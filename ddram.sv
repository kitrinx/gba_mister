==> flow/design.v <==
module ddram
(
	input         DDRAM_CLK,
	input         DDRAM_BUSY,
	output  [7:0] DDRAM_BURSTCNT,
	output [28:0] DDRAM_ADDR,
	input  [63:0] DDRAM_DOUT,
	input         DDRAM_DOUT_READY,
	output        DDRAM_RD,
	output [63:0] DDRAM_DIN,
	output  [7:0] DDRAM_BE,
	output        DDRAM_WE,
	input  [27:1] ch1_addr,
	output [63:0] ch1_dout,
	input  [15:0] ch1_din,
	input         ch1_req,
	input         ch1_rnw,
	output        ch1_ready,
	input  [27:1] ch2_addr,
	output [31:0] ch2_dout,
	input  [31:0] ch2_din,
	input         ch2_req,
	input         ch2_rnw,
	output        ch2_ready,
	input  [25:1] ch3_addr,
	output [15:0] ch3_dout,
	input  [15:0] ch3_din,
	input         ch3_req,
	input         ch3_rnw,
	output        ch3_ready,
	input  [27:1] ch4_addr,
	output [63:0] ch4_dout,
	input  [63:0] ch4_din,
	input         ch4_req,
	input         ch4_rnw,
	output        ch4_ready
);
reg  [7:0] ram_burst;
reg [63:0] ram_q[4:1];
reg [63:0] ram_data;
reg [27:1] ram_address;
reg        ram_read = 0;
reg        ram_write = 0;
reg  [7:0] ram_be;
reg  [4:1] ready;
assign DDRAM_BURSTCNT = ram_burst;
assign DDRAM_BE       = ram_read ? 8'hFF : ram_be;
assign DDRAM_ADDR     = {4'b0011, ram_address[27:3]};  
assign DDRAM_RD       = ram_read;
assign DDRAM_DIN      = ram_data;
assign DDRAM_WE       = ram_write;
assign ch1_dout  = ch1_addr[2] ? {ram_q[1][31:0], ram_q[1][63:32]} : ram_q[1];
assign ch2_dout  = ch2_addr[2] ? ram_q[2][63:32] : ram_q[2][31:0];
assign ch3_dout  = {ram_q[3][39:32], ram_q[3][7:0]};
assign ch4_dout  = ram_q[4];
assign ch1_ready = ready[1];
assign ch2_ready = ready[2];
assign ch3_ready = ready[3];
assign ch4_ready = ready[4];
reg [63:0] next_q[2:1];
reg [27:1] cache_addr[2:1];
reg  [1:0] state  = 0;
reg  [2:1] cached = 0;
reg  [2:0] ch = 0; 
reg  [4:1] ch_rq;
always @(posedge DDRAM_CLK) begin
	ch_rq <= ch_rq | {ch4_req, ch3_req, ch2_req, ch1_req};
	ready <= 0;
	if(!DDRAM_BUSY) begin
		ram_write <= 0;
		ram_read  <= 0;
		case(state)
			0: if(ch_rq[1]) begin
					ch_rq[1]         <= 0;
					ch               <= 1;
					ram_data         <= {4{ch1_din}};
					ram_be           <= 8'h03 << {ch1_addr[2:1],1'b0};
					if(~ch1_rnw) begin
						ram_address   <= ch1_addr;
						ram_write     <= 1;
						ram_burst     <= 1;
						cached[1]     <= 0;
						ready[1]      <= 1;
					end
					else if(cached[1] && cache_addr[1][27:3] == ch1_addr[27:3]) begin
						ready[1]      <= 1;
					end
					else if(cached[1] && (cache_addr[1][27:3]+1'd1) == ch1_addr[27:3]) begin
						ram_q[1]      <= next_q[1];
						cache_addr[1] <= ch1_addr;
						ram_address   <= ch1_addr + 8'd4;
						ram_read      <= 1;
						ram_burst     <= 1;
						cached[1]     <= 1;
						ready[1]      <= 1;
						state         <= 2;
					end
					else begin
						ram_address   <= ch1_addr;
						cache_addr[1] <= ch1_addr;
						ram_read      <= 1;
						ram_burst     <= 2;
						cached[1]     <= 1;
						state         <= 1;
					end
				end
			   else if(ch_rq[2]) begin
					ch_rq[2]         <= 0;
					ch               <= 2;
					ram_data         <= {2{ch2_din}};
					ram_be           <= ch2_addr[2] ? 8'hF0 : 8'h0F;
					if(~ch2_rnw) begin
						ram_address   <= ch2_addr;
						ram_write     <= 1;
						ram_burst     <= 1;
						cached[2]     <= 0;
						ready[2]      <= 1;
					end
					else if(cached[2] && cache_addr[2][27:3] == ch2_addr[27:3]) begin
						ready[2]      <= 1;
					end
					else if(cached[2] && (cache_addr[2][27:3]+1'd1) == ch2_addr[27:3]) begin
						ram_q[2]      <= next_q[2];
						cache_addr[2] <= ch2_addr;
						ram_address   <= ch2_addr + 8'd4;
						ram_read      <= 1;
						ram_burst     <= 1;
						cached[2]     <= 1;
						ready[2]      <= 1;
						state         <= 2;
					end
					else begin
						ram_address   <= ch2_addr;
						cache_addr[2] <= ch2_addr;
						ram_read      <= 1;
						ram_burst     <= 2;
						cached[2]     <= 1;
						state         <= 1;
					end
				end
			   else if(ch_rq[3]) begin
					ch_rq[3]         <= 0;
					ch               <= 3;
					ram_address      <= {ch3_addr, 2'b00};
					ram_data         <= {24'd0, ch3_din[15:8], 24'd0, ch3_din[7:0]};
					ram_be           <= 8'hFF;
					ram_burst        <= 1;
					if(~ch3_rnw) begin
						ram_write     <= 1;
						cached[2]     <= 0;
						ready[3]      <= 1;
					end
					else begin
						ram_read      <= 1;
						state         <= 1;
					end
				end
			   else if(ch_rq[4]) begin
					ch_rq[4]         <= 0;
					ch               <= 4;
					ram_data         <= ch4_din;
					ram_be           <= 8'hFF;
					ram_address      <= ch4_addr;
					ram_burst        <= 1;
					if(~ch4_rnw) begin
						ram_write     <= 1;
						ready[4]      <= 1;
					end
					else begin
						ram_read      <= 1;
						state         <= 1;
					end
				end
			1: if(DDRAM_DOUT_READY) begin
					ram_q[ch]        <= DDRAM_DOUT;
					ready[ch]        <= 1;
					state            <= {ram_burst[1], 1'b0};
				end
			2: if(DDRAM_DOUT_READY) begin
					next_q[ch]       <= DDRAM_DOUT;
					state            <= 0;
				end
		endcase
	end
end
endmodule
# From RTL to reports: ddram
# What the tools print for ddram, step after step.
# Line numbers count from 1 in the design file above.
# Operators carry their Yosys type and port widths (W data, S select, Z words).
# The mark n/a stands for no value.
# setup
top_module	ddram
clock_port	DDRAM_CLK
cell_library	sky130hd
pvt_corner	tt_025C_1v80

# Elaborated design
# Counts by Yosys on the flattened word-level netlist (proc, flatten, opt, wreduce). Print and check cells are left out. Cells with the same type and inputs are merged into one.
# Yosys's memory passes give these memory sizes; they may raise the number of words (mostly to a power of two), join words into wider ones and drop unused or constant bits.
# word_totals
reg_bits	178
ram_bits	640
n_memories	2
in_bits	309
out_inout_bits	291
elab_cells	219
# classes
n_addsub	6
n_eq	20
n_shift	2
muxes	151
bitwise	5
reduce_logical	18
# mem_list
name	size	width	line	text
ram_q	8	64	39	reg [63:0] ram_q[4:1];
next_q	2	64	60	reg [63:0] next_q[2:1];
# op_table
cell	n
$mux W64	25
$mux W27	10
$reduce_or A64 Y1	2
$mux W8	14
$eq A25 B25 Y1	4
$mux W1	70
$add A27 B3 Y27 const B	2
$add A25 B1 Y25 const B	2
$mux W2	21
$shift A1 B32 Y4 const A	1
$neg A4 Y32	1
$mux W32	1
$mux W3	7
$ne A5 B5 Y1 const B	3
$ne A3 B3 Y1 const B	4
$ne A4 B4 Y1 const B	3
$reduce_and A6 Y1	2
$reduce_and A11 Y1	1
$reduce_and A5 Y1	2
$shl A2 B3 Y8 const A	1
$pmux W4 S2	1
$ne A2 B2 Y1 const B	3
$pmux W2 S3	1
$logic_and A1 B1 Y1	4
$not A1 Y1	4
$sub A3 B1 Y4 const B	1
$or A4 B4 Y4	1
$reduce_and A4 Y1	1
# Not listed: further kinds 10, cells in them 10.

# Longest topological paths
# Depth = most cells in a row (Yosys ltp): at word level without a register or memory, in the mapped netlist without a sequential cell, where the memories' decode and read muxes count.
# depth
ltp_word	13
abc_area	0
ltp_mapped	12
ltp_nobuf	10

# Netlist
# The flow's flattened synthesis, as Yosys stat reports it; memories are mapped. The netlist is that of the ABC_AREA named above (0 if unset); the other value can give another one.
# synth_totals
cell_count	1792
synth_area_um2	23276.1
sequential_area_um2	14874.3
ffs	498
buffers	105
# types
cell_type	n	type_area_um2
sky130_fd_sc_hd__edfxtp_1	490	1.47E+04
sky130_fd_sc_hd__mux2_2	102	1.15E+03
sky130_fd_sc_hd__mux2i_1	84	840.806
sky130_fd_sc_hd__a21oi_1	165	825.792
sky130_fd_sc_hd__nor2_1	138	517.997
sky130_fd_sc_hd__nand2_1	120	450.432
sky130_fd_sc_hd__xnor2_1	49	429.162
sky130_fd_sc_hd__xor2_1	49	429.162
sky130_fd_sc_hd__nand3_1	51	255.245
sky130_fd_sc_hd__clkbuf_1	63	236.477
sky130_fd_sc_hd__o21ai_0	43	215.206
sky130_fd_sc_hd__nor2b_1	34	212.704
sky130_fd_sc_hd__nand4_1	33	206.448
sky130_fd_sc_hd__ha_1	15	187.68
sky130_fd_sc_hd__and3_1	29	181.424
sky130_fd_sc_hd__dfxtp_1	8	160.154
sky130_fd_sc_hd__a211oi_1	20	150.144
sky130_fd_sc_hd__nor4_1	23	143.888
# Not listed: further types 57, cells in them 276.

# Worst setup path after synthesis
# OpenSTA on the mapped netlist: ideal clock, no wires. The path of least setup slack (recovery checks aside). Input and output delay are each 20% of the period. Register names are those of the netlist, which keeps one name where synthesis merged equal registers.
# synth_timing
kind	input-to-reg
startpoint	in DDRAM_BUSY
endpoint	mem ram_q[1][0]
tclk_ns	9.88
in_delay_ns	1.976
setup_time_ns	0.574
launch_ns	1.976
t_arrival_ns	7.223
required_ns	9.306
path_slack_ns	2.083
delay_ns	5.821
path_stages	5
n_path_buf	2
synth_period_reached_ns	7.797
# "delay_ns" is the arrival time less input delay plus setup time.
# "path_stages" counts driving pins, that of a launching flip-flop among them; a cell with two outputs on the path counts twice.
# "synth_period_reached_ns" = period - worst setup slack (recovery checks aside). The figure is calculated, with input and output delays left at 20% of the set period.
# The rows between start and end are the longest chain of elaborated cells between them; the timing report does not say that the signal goes this way. Where chains are equally long, one stands for them.
# A line is the first line of the expression or statement that the cell stems from. Yosys adds cells for indexed reads and writes and turns some case tables into memories.
# The path ends at the enable pin of a flip-flop; only ways to that pin are counted.
# synth_between
path_cell_list	sky130_fd_sc_hd__inv_1 > sky130_fd_sc_hd__nand3_1 > sky130_fd_sc_hd__clkbuf_1 > sky130_fd_sc_hd__clkbuf_1 > sky130_fd_sc_hd__o21ai_0
elab_chain_cells	4
cone_cells	10
cone_lines	1
cone_classes	mux (8); reduce/logical (2)
# synth_rtl
item	line	text
start, declared	4	input DDRAM_BUSY,
$mux W1	69	if(!DDRAM_BUSY) begin
$reduce_or A64 Y1	n/a
$mux W3 (2 in a row)	n/a
end, declared	39	reg [63:0] ram_q[4:1];

# Path in the finished layout
# Path of least setup slack in the final report of record 1 (OpenROAD, finished layout, wires in). Where an end is a register, its clock arrival counts in the times.
# layout_timing
kind	input-to-reg
startpoint	in ch2_addr[8]
endpoint	mem ram_q[2][28]
tclk_ns	8.23
in_delay_ns	1.65
setup_time_ns	0.34
launch_ns	1.65
t_arrival_ns	6.23
required_ns	8.49
path_slack_ns	2.27
path_stages	12
n_path_buf	4
# The rows between start and end are the longest chain of elaborated cells between them; the timing report does not say that the signal goes this way. Where chains are equally long, one stands for them.
# The path ends at the enable pin of a flip-flop; only ways to that pin are counted.
# layout_between
path_cell_list	sky130_fd_sc_hd__clkdlybuf4s50_1 > sky130_fd_sc_hd__or2_2 > sky130_fd_sc_hd__a2111oi_0 > sky130_fd_sc_hd__nand3_1 > sky130_fd_sc_hd__or4_1 > sky130_fd_sc_hd__nor2b_2 > sky130_fd_sc_hd__buf_4 > sky130_fd_sc_hd__nor3b_2 > sky130_fd_sc_hd__buf_4 > sky130_fd_sc_hd__a21oi_1 > sky130_fd_sc_hd__nor2_4 > sky130_fd_sc_hd__buf_4
elab_chain_cells	12
cone_cells	16
cone_lines	7
cone_classes	eq/ne (2); mux (11); reduce/logical (3)
# layout_rtl
item	line	text
start, declared	19	input [27:1] ch2_addr,
$eq A25 B25 Y1	122	else if(cached[2] && (cache_addr[2][27:3]+1'd1) == ch2_addr[27:3]) begin
$logic_and A1 B1 Y1	122
$mux W1	122
$mux W1	119	else if(cached[2] && cache_addr[2][27:3] == ch2_addr[27:3]) begin
$mux W1	112	if(~ch2_rnw) begin
$mux W1	107	else if(ch_rq[2]) begin
$mux W1	73	0: if(ch_rq[1]) begin
$mux W1	72	case(state)
$mux W1	69	if(!DDRAM_BUSY) begin
$reduce_or A64 Y1	n/a
$mux W3 (2 in a row)	n/a
end, declared	39	reg [63:0] ram_q[4:1];

# Flow measurements of ddram on sky130hd: 2 stored runs with different settings, listed in no order. Input and output delays are each 20% of the period that was set; the output load is 0.01 pF.
# "period_reached_ns" is the run's clock period less its worst setup slack. It is reckoned from that one timing run; input and output delays stay at 20% of the period that was set.
# "worst_setup_path_time_ns" = time allowed to the worst setup path (clock period - input delay - output delay, where it has them) - its slack; a late launch clock adds to it, a late capture clock takes from it.
# "totalPower_uw" is the tool's figure for a default switching activity; nothing was simulated.
# A setting shown as - is not set for that run.
stored run	period_ns	SETUP_SLACK_MARGIN	CAP_MARGIN	CORE_MARGIN	CORE_UTILIZATION	SLEW_MARGIN	PLACE_DENSITY_LB_ADDON	CORE_ASPECT_RATIO	ABC_AREA	GPL_TIMING_DRIVEN	CTS_CLUSTER_SIZE	CTS_CLUSTER_DIAMETER	worst_setup_path_time_ns	critical_path_kind	synthesis_area_um2	worst_setup_slack_ns	final_die_area_um2	finalCellArea_um2	final_util_pct	totalPower_uw	final_setup_tns_ns	worst_hold_slack_ns	period_reached_ns
record 1	8.23	-0.06	20	2	40	20	-	-	-	-	-	-	4.32	input-to-reg	23276.1	2.265	60135.3	31591.5	54.9	6112	0.000	0.518	5.965
record 2	5.43	1.01	20	2	39	20	0.04	1.73	1	0	92	351	2.19	input-to-output	23983.0	1.073	63568.3	31747.9	52.1	8908	0.000	0.523	4.357
